==> flow/design.v <==
module  Controller  #(parameter LENGTH = 32)
	(
		input clk, 
		input reset,
		input start,
		input[31:0] instruction,
        output reg[3:0] alu_op,
        output reg wea,
		output reg web,
		output reg[9:0] addra, 
		output reg[9:0] addrb,
		output reg east, 
		output reg west, 
		output reg south, 
		output reg north,
		output reg[1:0] east_mode,
		output reg[1:0] west_mode,
		output reg[1:0] south_mode,
		output reg[1:0] north_mode,
		output reg[7:0] count,  
		output reg[2:0] state  
    );
parameter  Q = 3'b000, OP = 3'b001, SHIFT = 3'b010, WB = 3'b011, DFF_BRAM = 3'b100, DFF_ALU = 3'b101;  
wire[9:0] rs1_base, rs2_base, rd_base, rd_up_base;
wire[5:0] opcode;
reg[31:0] offset;
reg[9:0] rs1_ptr, rs2_ptr, rd_ptr, rd_up_ptr, q_ptr, shift_ptr;
reg[10:0] ram_ptr;
reg[6:0] iter;
reg start_flag;
reg finish_flag;
integer i;
assign rd_base    = (opcode == 9 || opcode == 10) ? instruction[25:21]*LENGTH+LENGTH-1 : instruction[25:21]*LENGTH;
assign rs1_base   = (opcode == 9 || opcode == 10) ? instruction[20:16]*LENGTH+LENGTH-1 : instruction[20:16]*LENGTH;
assign rs2_base   = (opcode == 9 || opcode == 10) ? instruction[15:11]*LENGTH+LENGTH-1 : instruction[15:11]*LENGTH;
assign rd_up_base = instruction[25:21]*LENGTH+LENGTH;
assign opcode = instruction[31:26];
always @ (posedge clk)
begin
	if (reset == 0) begin
		wea			<=	0;
		web			<=	0;
		addra		<=	0;
		addrb		<=	0;
		east		<=	0;
		west		<=	0;
		south		<=	0;
		north		<=	0;
		east_mode	<=	0;
		west_mode	<= 	0;
		south_mode	<=	0;
		north_mode	<=	0;
		rs1_ptr 	<= rs1_base;
		rs2_ptr 	<= rs2_base;
		rd_ptr 		<= rd_base;
		rd_up_ptr 	<= rd_base;
		q_ptr		<= rs2_base;
		shift_ptr	<= rd_base;
		ram_ptr		<=	'h400;
		count		<=	0;
		iter		<=	0;
		offset		<= 	0;
		start_flag	<= 	0;
		finish_flag	<=	0;
		case(opcode)
			0:	begin
				alu_op		<=	0;
				state		<=	OP;
				end
			1:	begin
				alu_op		<=	1;
				state		<=	OP;
				end
			2:	begin
				alu_op		<=	2;
				state		<=	Q;		
				end
			5,6,7,8: 	begin
				alu_op		<=	'hf;
				state		<=	OP;
				end
			9:	begin
				alu_op		<=	9;
				state		<=	OP;
				end
			10:	begin
				alu_op		<=	10;
				state		<=	OP;
				end
			11:	begin
				alu_op		<=	11;
				state		<=	OP;
				end
		endcase	
	end
	else if(start) begin
		wea			<=	0;
		web			<=	0;
		addra		<=	0;
		addrb		<=	0;
		east		<=	0;
		west		<=	0;
		south		<=	0;
		north		<=	0;
		east_mode	<=	0;
		west_mode	<=	0;
		south_mode	<=	0;
		north_mode	<=	0;
		rs1_ptr 	<= rs1_base;
		rs2_ptr 	<= rs2_base;
		rd_ptr 		<= rd_base;
		rd_up_ptr 	<= rd_base;
		q_ptr		<= rs2_base;
		shift_ptr	<= rd_base;
		ram_ptr		<=	0;
		count		<=	0;
		iter		<=	0;
		offset		<= 	0;
		start_flag	<= 	1;
		finish_flag	<=	0;
		case(opcode)
			0:	begin
				alu_op		<=	0;
				state		<=	OP;
				end
			1:	begin
				alu_op		<=	1;
				state		<=	OP;
				end
			2:	begin
				alu_op		<=	2;
				state		<=	Q;
				end
			5,6,7,8: 	begin		 
				alu_op		<=	'hf;
				state		<=	OP;
				end			
			9:	begin
				alu_op		<=	9;
				state		<=	OP;
				end
			10:	begin
				alu_op		<=	10;
				state		<=	OP;
				end
			11:	begin
				alu_op		<=	11;
				state		<=	OP;
				end
		endcase	
	end
	else if(start_flag&&!finish_flag) begin
		count <= count + 1;
		case(opcode)
		0,1:	begin
				case(state)
				OP: begin
					rs1_ptr		<= rs1_ptr + 1;
					rs2_ptr 	<= rs2_ptr + 1;
					addra 		<= rs1_ptr;
					addrb 		<= rs2_ptr;
					wea 		<= 0;
					state 		<= WB;
				end
				WB: begin
					rd_ptr 		<= rd_ptr + 1;
					addra 		<= rd_ptr;
					wea 		<= 1;
					state 		<= OP;
				end
				endcase
				if(count==2*LENGTH) begin  
					start_flag	<= 0;
					finish_flag <= 1;
				end
			end
		2:	begin
				if(iter<=LENGTH) begin
				case(state)
				Q: begin
					rs1_ptr 	<= rs1_base;
					rs2_ptr 	<= rs2_base;
					q_ptr 		<= q_ptr + 1;
					addrb 		<= q_ptr;
					wea 		<= 0;
					iter 		<= iter + 1;
					offset		<= offset + 1;
					state 		<= OP;
					if(iter<LENGTH/2) begin				
					rd_ptr		<= rd_ptr + offset;
					rd_up_ptr	<= rd_up_ptr + offset;
					end
					else if(iter==LENGTH/2) begin
					rd_ptr		<= rd_ptr + offset-LENGTH/2;
					rd_up_ptr	<= rd_up_ptr + offset;
					end
					else if(iter>LENGTH/2) begin
					rd_ptr		<= rd_ptr + offset - LENGTH/2;
					rd_up_ptr	<= rd_up_ptr + offset - LENGTH/2;
					end
				end
				OP: begin
					rd_up_ptr	<= rd_up_ptr + 1;
					rd_ptr 		<= rd_ptr + 1;
					rs1_ptr		<= rs1_ptr + 1;
					if(iter==1 && count<(2*LENGTH)+1) begin  
						addra <= 0;
						addrb <= rs1_ptr;
					end
					else if(count==(2*LENGTH)+1) begin  
						addra 	<= rd_ptr - 1;
						addrb 	<= 0;
					end
					else begin
						addra  	<= rd_up_ptr;
						addrb 	<= rs1_ptr;
					end
					wea 	<= 0;
					state 		<= WB;			
				end
				WB: begin
					if(count<(2*LENGTH)+2) begin  
						addra 		<= rd_ptr-1;
						wea 		<= 1;
						state 		<= OP;
					end 
					else if(iter<LENGTH+1) begin
						rd_ptr		<= rd_base;
						rd_up_ptr	<= rd_base;
						addra		<= rd_ptr-1;
						addrb		<= 0;
						wea			<= 1;
						count 		<= 0;
						state 		<= SHIFT;
					end
					else begin
						wea 		<= 0;
						state 		<= Q;
					end
				end
				SHIFT: begin
					rd_ptr		<= rd_base;
					rd_up_ptr	<= rd_base;
					addra		<= 0;
					addrb 		<= 0;
					wea			<= 0;
					count 		<= 0;
					state 		<= Q;
				end
				endcase
				end
				else finish_flag <= 1;
			end
		5: 	begin  
				east	<= 1;
				east_mode	<=	1; 
				west_mode	<=	0;
				south_mode	<=	0;
				north_mode	<=	0;
				case(state)
				OP: begin
					rs1_ptr		<= rs1_ptr + 2;
					addra 		<= rs1_ptr;
					addrb 		<= rs1_ptr+1;
					wea 		<= 0;
					web			<= 0;
					state 		<= WB;
				end
				WB: begin
					rd_ptr		<= rd_ptr + 2;
					addra		<= rd_ptr;
					addrb		<= rd_ptr+1;
					if(count<=LENGTH) begin  
						wea 		<= 1;
						web			<= 1;
					end
					state 		<= OP;
				end
				endcase
				if(count==LENGTH) begin		 
					east_mode	<=	2; 
					north_mode	<=	2;	 
					west_mode	<=	2;  
				end
				if(count==LENGTH+1) begin	 
					finish_flag <=  1;
					east_mode	<=	0; 
					north_mode	<=	0;
					west_mode	<=	0;  
					wea 		<= 0;  
					web			<= 0;  
				end
			end
	    6: 	begin  
				west	<= 1;
				west_mode	<=	1; 
				east_mode	<=	0;
				south_mode	<=	0;
				north_mode	<=	0;
				case(state)
				OP: begin
					rs1_ptr		<= rs1_ptr + 2;
					addra 		<= rs1_ptr;
					addrb 		<= rs1_ptr+1;
					wea 		<= 0;
					web			<= 0;
					state 		<= WB;
				end
				WB: begin
					rd_ptr		<= rd_ptr + 2;
					addra		<= rd_ptr;
					addrb		<= rd_ptr+1;
					if(count<=LENGTH) begin  
						wea 		<= 1;
						web			<= 1;
					end
					state 		<= OP;
				end
				endcase
				if(count==LENGTH) begin		 
					finish_flag <=  1;
				end
			end
		7: 	begin  
				south	<= 1;
				east_mode	<=	0; 
				west_mode	<=	0;
				south_mode	<=	0;
				north_mode	<=	0;
				case(state)
				OP: begin
					rs1_ptr		<= rs1_ptr + 2;
					addra 		<= rs1_ptr;
					addrb 		<= rs1_ptr+1;
					wea 		<= 0;
					web			<= 0;
					state 		<= WB;
				end
				WB: begin
					rd_ptr		<= rd_ptr + 2;
					addra		<= rd_ptr;
					addrb		<= rd_ptr+1;
					if(count<=LENGTH) begin
						wea 		<= 1;
						web			<= 1;
					end
					state 		<= OP;
				end
				endcase
				if(count==LENGTH) begin
					finish_flag <=  1;
				end
			end
		8: 	begin  
				north	<= 1;
				east_mode	<=	0; 
				west_mode	<=	0;
				south_mode	<=	0;
				north_mode	<=	1;
				case(state)
				OP: begin
					rs1_ptr		<= rs1_ptr + 2;
					addra 		<= rs1_ptr;
					addrb 		<= rs1_ptr+1;
					wea 		<= 0;
					web			<= 0;
					state 		<= WB;
				end
				WB: begin
					rd_ptr		<= rd_ptr + 2;
					addra		<= rd_ptr;
					addrb		<= rd_ptr+1;
					if(count<=LENGTH) begin
						wea 		<= 1;
						web			<= 1;
					end
					state 		<= OP;
				end
				endcase
				if(count==LENGTH) begin
					east_mode	<=	2;	 
					north_mode	<=	2;	 
				end
				if(count==LENGTH+1) begin
					north_mode	<=	0;
					east_mode	<=	0;  
					finish_flag <=  1;
				end
			end
		9:
			begin
				case(state)
				OP: begin
					rs1_ptr		<= rs1_ptr - 1;
					rs2_ptr 	<= rs2_ptr - 1;
					addra 		<= rs1_ptr;
					addrb 		<= rs2_ptr;
					wea 		<= 0;
					state 		<= WB;
				end
				WB: begin
					rd_ptr 		<= rd_ptr - 1;
					addra 		<= rd_ptr;
					wea 		<= 1;
					state 		<= OP;
				end
				endcase
				if(count==2*LENGTH) begin  
					start_flag	<= 0;
					finish_flag <= 1;
				end
			end		
		10:
			begin
				case(state)
				OP: begin
					rs1_ptr		<= rs1_ptr - 1;
					rs2_ptr 	<= rs2_ptr - 1;
					addra 		<= rs1_ptr;
					addrb 		<= rs2_ptr;
					wea 		<= 0;
					state 		<= WB;
				end
				WB: begin
					rd_ptr 		<= rd_ptr - 1;
					addra 		<= rd_ptr;
					wea 		<= 1;
					state 		<= OP;
				end
				endcase
				if(count==2*LENGTH) begin  
					start_flag	<= 0;
					finish_flag <= 1;
				end
			end
		11: 
			begin  
				east	<= 1;
				east_mode	<=	1; 
				west_mode	<=	0;
				south_mode	<=	0;
				north_mode	<=	0;
				case(state)
				OP: begin
					rs1_ptr		<= rs1_ptr + 2;
					addra 		<= rs1_ptr;
					addrb 		<= rs1_ptr+1;
					wea 		<= 0;
					web			<= 0;
					state 		<= WB;
				end
				WB: begin
					rd_ptr		<= rd_ptr + 2;
					addra		<= rd_ptr;
					addrb		<= rd_ptr+1;
					if(count<=LENGTH) begin  
						wea 		<= 1;
						web			<= 1;
					end
					state 		<= OP;
				end
				endcase
				if(count==LENGTH) begin		 
					finish_flag <=  1;
					wea 		<= 0;  
					web			<= 0;  
					east_mode	<=	0;
				end
			end
		endcase
		end
end
endmodule
=== Step by step through the tools: Controller ===
What the tools print for Controller, step after step.
Lines are those of the file above, counted from 1.
Operators: Yosys type, input widths -> output width; for muxes data width and select width s.
A cell with -- has no value.

* Design top: Controller
* Clock: clk
* Library: sky130hd
* Library corner: tt_025C_1v80

=== Word level ===
Source: Yosys, flattened and elaborated, memories not mapped. Widths are those after wreduce. Registers that Yosys merges into a memory's read port (data or address) are not register bits. Print and check cells do not count.

* Register bits: 138
* Output and inout port bits: 49
* Input port bits: 35

* $add $sub $neg: 23
* Magnitude comparators: 7
* Reductions and logical operators: 47
* Bitwise operators: 1
* Muxes and demuxes: 116
* Eq/ne operators: 59

{| class="wikitable"
|+ Operator list
! cell !! number
|-
| $mux 10 || 54
|-
| $pmux 10 s4 || 5
|-
| $pmux 10 s3 || 3
|-
| $pmux 10 s2 || 4
|-
| $sub 10x1->10 const B || 6
|-
| $add 10x1->10 const B || 5
|-
| $add 32x1->32 const B || 1
|-
| $mux 8 || 4
|-
| $add 10x6->10 const B || 3
|-
| $pmux 4 s7 || 1
|-
| $ne 4x4->1 const B || 6
|-
| $eq 6x4->1 const B || 4
|-
| $ne 3x1->1 const B || 7
|-
| $add 10x10->10 || 2
|-
| $add 10x2->10 const B || 2
|-
| $sub 10x5->10 const B || 2
|-
| $ne 5x4->1 const B || 4
|-
| $ne 5x5->1 const B || 4
|-
| $eq 6x3->1 const B || 3
|-
| $reduce_and 6->1 || 3
|-
| $mux 1 || 18
|-
| $pmux 3 s2 || 3
|-
| $reduce_and 2->1 || 8
|-
| $eq 8x6->1 const B || 2
|-
| $lt 8x7->1 const B || 2
|-
| $eq 8x7->1 const B || 2
|-
| $pmux 8 s2 || 1
|-
| $ne 7x7->1 const B || 2
|}

Not listed: further kinds 53, cells in them 92.

=== Logic depth ===
Depth = most cells in a row (Yosys ltp): at word level without a register or memory, in the mapped netlist without a sequential cell, where the memories' decode and read muxes count.

* Word-level depth: 11
* ABC_AREA: 0
* Gate-level depth with buffers: 15

=== Netlist ===
The flow's flattened synthesis, as Yosys stat reports it; memories are mapped. The netlist is that of the ABC_AREA named above (0 if unset); the other value can give another one.

{| class="wikitable"
|+ Cell types
! type !! number !! area in all (um^2)
|-
| sky130_fd_sc_hd__edfxtp_1 || 57 || 1.71E+03
|-
| sky130_fd_sc_hd__dfxtp_1 || 59 || 1.18E+03
|-
| sky130_fd_sc_hd__ha_1 || 47 || 588.064
|-
| sky130_fd_sc_hd__nand2_1 || 125 || 469.2
|-
| sky130_fd_sc_hd__nor2_1 || 122 || 457.939
|-
| sky130_fd_sc_hd__xnor2_1 || 48 || 420.403
|-
| sky130_fd_sc_hd__o21ai_0 || 81 || 405.389
|-
| sky130_fd_sc_hd__xor2_1 || 41 || 359.094
|-
| sky130_fd_sc_hd__a21oi_1 || 67 || 335.322
|-
| sky130_fd_sc_hd__clkbuf_1 || 59 || 221.462
|-
| sky130_fd_sc_hd__a221oi_1 || 25 || 218.96
|-
| sky130_fd_sc_hd__nand3_1 || 37 || 185.178
|-
| sky130_fd_sc_hd__a211oi_1 || 18 || 135.13
|-
| sky130_fd_sc_hd__a22o_1 || 14 || 122.618
|-
| sky130_fd_sc_hd__inv_1 || 31 || 116.362
|-
| sky130_fd_sc_hd__a21o_1 || 15 || 112.608
|-
| sky130_fd_sc_hd__mux2i_1 || 11 || 110.106
|-
| sky130_fd_sc_hd__nand2b_1 || 17 || 106.352
|}

Other cell types: 59; their cells: 239.

* Buffer cells: 78
* Cells in the netlist: 1,113
* Chip area (Yosys): 9,037.4 um^2
* Mapped flip-flops: 116
* Sequential part of the area: 2,892.8 um^2

=== Path before layout ===
OpenSTA on the mapped netlist: ideal clock, no wires. The path of least setup slack (recovery checks aside). Input and output delay are each 20% of the period. Register names are those of the netlist, which keeps one name where synthesis merged equal registers.

* Path type: input-to-reg
* Start point: input instruction[28]
* End point: register rs2_ptr[8]
* Path buffers: 3
* Path delay: 3.205 ns
* Data required time: 4.125 ns
* Library setup time: 0.265 ns
* Arrival: 3.818 ns
* Input delay: 0.878 ns
* Period: 4.39 ns
* Setup slack: 0.307 ns
* Stages on the path: 15
* Launch time at the first pin: 0.878 ns
* Synthesis period reached: 4.083 ns

"path delay" is the arrival time less input delay plus setup time.
"stages on the path": output pins that drive a net of the path, with the launching flip-flop's if there is one; two outputs of one cell count as two.
"synthesis period reached" = period - worst setup slack (recovery checks aside). The figure is calculated, with input and output delays left at 20% of the set period.
Between the ends stands the longest chain of elaborated cells between them, by number of cells; it is not shown to be the way that was timed. Of several equally long chains one is given.
A line is the first line of the expression or statement that the cell stems from. Yosys adds cells for indexed reads and writes and turns some case tables into memories.
A register here has more assigning lines than the two given.
Ways into the end's enable are left out, as the timed path ends at the data pin.

* Cells stage by stage: sky130_fd_sc_hd__clkbuf_1 sky130_fd_sc_hd__nor2b_1 sky130_fd_sc_hd__clkbuf_1 sky130_fd_sc_hd__nand3_1 sky130_fd_sc_hd__inv_1 sky130_fd_sc_hd__clkbuf_1 sky130_fd_sc_hd__ha_1 sky130_fd_sc_hd__nor2b_1 sky130_fd_sc_hd__o21ai_0 sky130_fd_sc_hd__nand2b_1 sky130_fd_sc_hd__a21o_1 sky130_fd_sc_hd__a21o_1 sky130_fd_sc_hd__a21oi_1 sky130_fd_sc_hd__nor4b_1 sky130_fd_sc_hd__or3_1
* Cells in the longest elaborated chain: 9

{| class="wikitable"
|+ Ends and longest elaborated chain, after synthesis
! item !! RTL line !! RTL
|-
| start, declared || 6 || <nowiki>input[31:0] instruction,</nowiki>
|-
| $eq 6x4->1 || 35 || <nowiki>assign rs2_base   = (opcode == 9 || opcode == 10) ? instruction[15:11]*LENGTH+LENGTH-1 : instruction[15:11]*LE ...</nowiki>
|-
| $logic_or 1x1->1 || 35 ||
|-
| $mux 10 || 35 ||
|-
| $mux 10 || 179 || <nowiki>case(state)</nowiki>
|-
| $mux 10 || 178 || <nowiki>if(iter<=LENGTH) begin</nowiki>
|-
| $pmux 10 s3 || 154 || <nowiki>case(opcode)</nowiki>
|-
| $mux 10 || 152 || <nowiki>else if(start_flag&&!finish_flag) begin</nowiki>
|-
| $mux 10 || 96 || <nowiki>else if(start) begin</nowiki>
|-
| $mux 10 || 40 || <nowiki>if (reset == 0) begin</nowiki>
|-
| end, assigned || 54 || <nowiki>rs2_ptr <= rs2_base;</nowiki>
|-
| end, assigned || 110 || <nowiki>rs2_ptr <= rs2_base;</nowiki>
|-
| end, declared || 27 || <nowiki>reg[9:0] rs1_ptr, rs2_ptr, rd_ptr, rd_up_ptr, q_ptr, shift_ptr;</nowiki>
|}

=== Worst path after layout ===
From the final timing report of record 1: the path of least setup slack in the routed layout; clock arrival at registers is part of the times.

* Path type: input-to-reg
* Start point: input instruction[26]
* End point: register rs2_ptr[8]
* Path buffers: 3
* Period: 4.47 ns
* Launch time at the first pin: 0.89 ns
* Stages on the path: 15
* Data required time: 4.65 ns
* Input delay: 0.89 ns
* Setup slack: 0.52 ns
* Arrival: 4.14 ns
* Library setup time: 0.25 ns

Between the ends stands the longest chain of elaborated cells between them, by number of cells; it is not shown to be the way that was timed. Of several equally long chains one is given.
A register here has more assigning lines than the two given.
Ways into the end's enable are left out, as the timed path ends at the data pin.

* Cells stage by stage: sky130_fd_sc_hd__clkdlybuf4s50_1 sky130_fd_sc_hd__buf_4 sky130_fd_sc_hd__xor2_2 sky130_fd_sc_hd__nand3_4 sky130_fd_sc_hd__inv_2 sky130_fd_sc_hd__buf_8 sky130_fd_sc_hd__ha_1 sky130_fd_sc_hd__nor2b_1 sky130_fd_sc_hd__o21ai_0 sky130_fd_sc_hd__nand2b_1 sky130_fd_sc_hd__a21o_1 sky130_fd_sc_hd__a21o_1 sky130_fd_sc_hd__a21oi_1 sky130_fd_sc_hd__nor4b_1 sky130_fd_sc_hd__or3_1
* Cells in the longest elaborated chain: 9

{| class="wikitable"
|+ Ends and longest elaborated chain, post-layout
! item !! RTL line !! RTL
|-
| start, declared || 6 || <nowiki>input[31:0] instruction,</nowiki>
|-
| $eq 6x4->1 || 35 || <nowiki>assign rs2_base   = (opcode == 9 || opcode == 10) ? instruction[15:11]*LENGTH+LENGTH-1 : instruction[15:11]*LE ...</nowiki>
|-
| $logic_or 1x1->1 || 35 ||
|-
| $mux 10 || 35 ||
|-
| $mux 10 || 179 || <nowiki>case(state)</nowiki>
|-
| $mux 10 || 178 || <nowiki>if(iter<=LENGTH) begin</nowiki>
|-
| $pmux 10 s3 || 154 || <nowiki>case(opcode)</nowiki>
|-
| $mux 10 || 152 || <nowiki>else if(start_flag&&!finish_flag) begin</nowiki>
|-
| $mux 10 || 96 || <nowiki>else if(start) begin</nowiki>
|-
| $mux 10 || 40 || <nowiki>if (reset == 0) begin</nowiki>
|-
| end, assigned || 54 || <nowiki>rs2_ptr <= rs2_base;</nowiki>
|-
| end, assigned || 110 || <nowiki>rs2_ptr <= rs2_base;</nowiki>
|-
| end, declared || 27 || <nowiki>reg[9:0] rs1_ptr, rs2_ptr, rd_ptr, rd_up_ptr, q_ptr, shift_ptr;</nowiki>
|}

Appendix: measured runs

Module Controller, platform sky130hd: 2 stored runs of the flow (Yosys, OpenROAD) with differing settings, in no particular order. Input and output delays are each 20% of the period that was set; the output load is 0.01 pF.
By "achieved period" is meant the clock period of the run minus its worst setup slack. This is arithmetic on one report: input and output delays are still those of the set period (20% each).
"total design power" is the tool's figure for a default switching activity; nothing was simulated.

=== Record 1 ===
{| class="wikitable"
! Setting !! Value
|-
| period_ns || 4.47
|-
| CORE_UTILIZATION || 24
|-
| SETUP_SLACK_MARGIN || 0.3
|-
| PLACE_DENSITY_LB_ADDON || 0.03
|-
| CELL_PAD_IN_SITES_DETAIL_PLACEMENT || 0
|-
| GPL_TIMING_DRIVEN || 0
|-
| GPL_ROUTABILITY_DRIVEN || 0
|-
| MIN_ROUTING_LAYER || met1
|-
| MAX_ROUTING_LAYER || met5
|-
| CAP_MARGIN || 20
|-
| CORE_MARGIN || 2
|-
| SLEW_MARGIN || 20
|-
! Result !! Value
|-
| Yosys chip area after synthesis || 9,037.4 um^2
|-
| Overall die area || 39,223.8 um^2
|-
| Achieved period || 3.954 ns
|-
| Standard-cell area after layout || 10,969.3 um^2
|-
| Smallest setup slack || 0.516 ns
|-
| Total design power || 3.389 mW
|}

=== Record 2 ===
{| class="wikitable"
! Setting !! Value
|-
| period_ns || 3.4
|-
| CORE_UTILIZATION || 38
|-
| SETUP_SLACK_MARGIN || 0.57
|-
| PLACE_DENSITY_LB_ADDON || 0.13
|-
| CORE_ASPECT_RATIO || 1.41
|-
| CELL_PAD_IN_SITES_DETAIL_PLACEMENT || 0
|-
| CTS_CLUSTER_SIZE || 53
|-
| CAP_MARGIN || 35
|-
| MAX_ROUTING_LAYER || met5
|-
| CORE_MARGIN || 2
|-
| SLEW_MARGIN || 20
|-
! Result !! Value
|-
| Achieved period || 2.739 ns
|-
| Standard-cell area after layout || 11,436.0 um^2
|-
| Smallest setup slack || 0.661 ns
|-
| Overall die area || 25,050.7 um^2
|-
| Yosys chip area after synthesis || 9,037.4 um^2
|-
| Total design power || 4.654 mW
|}
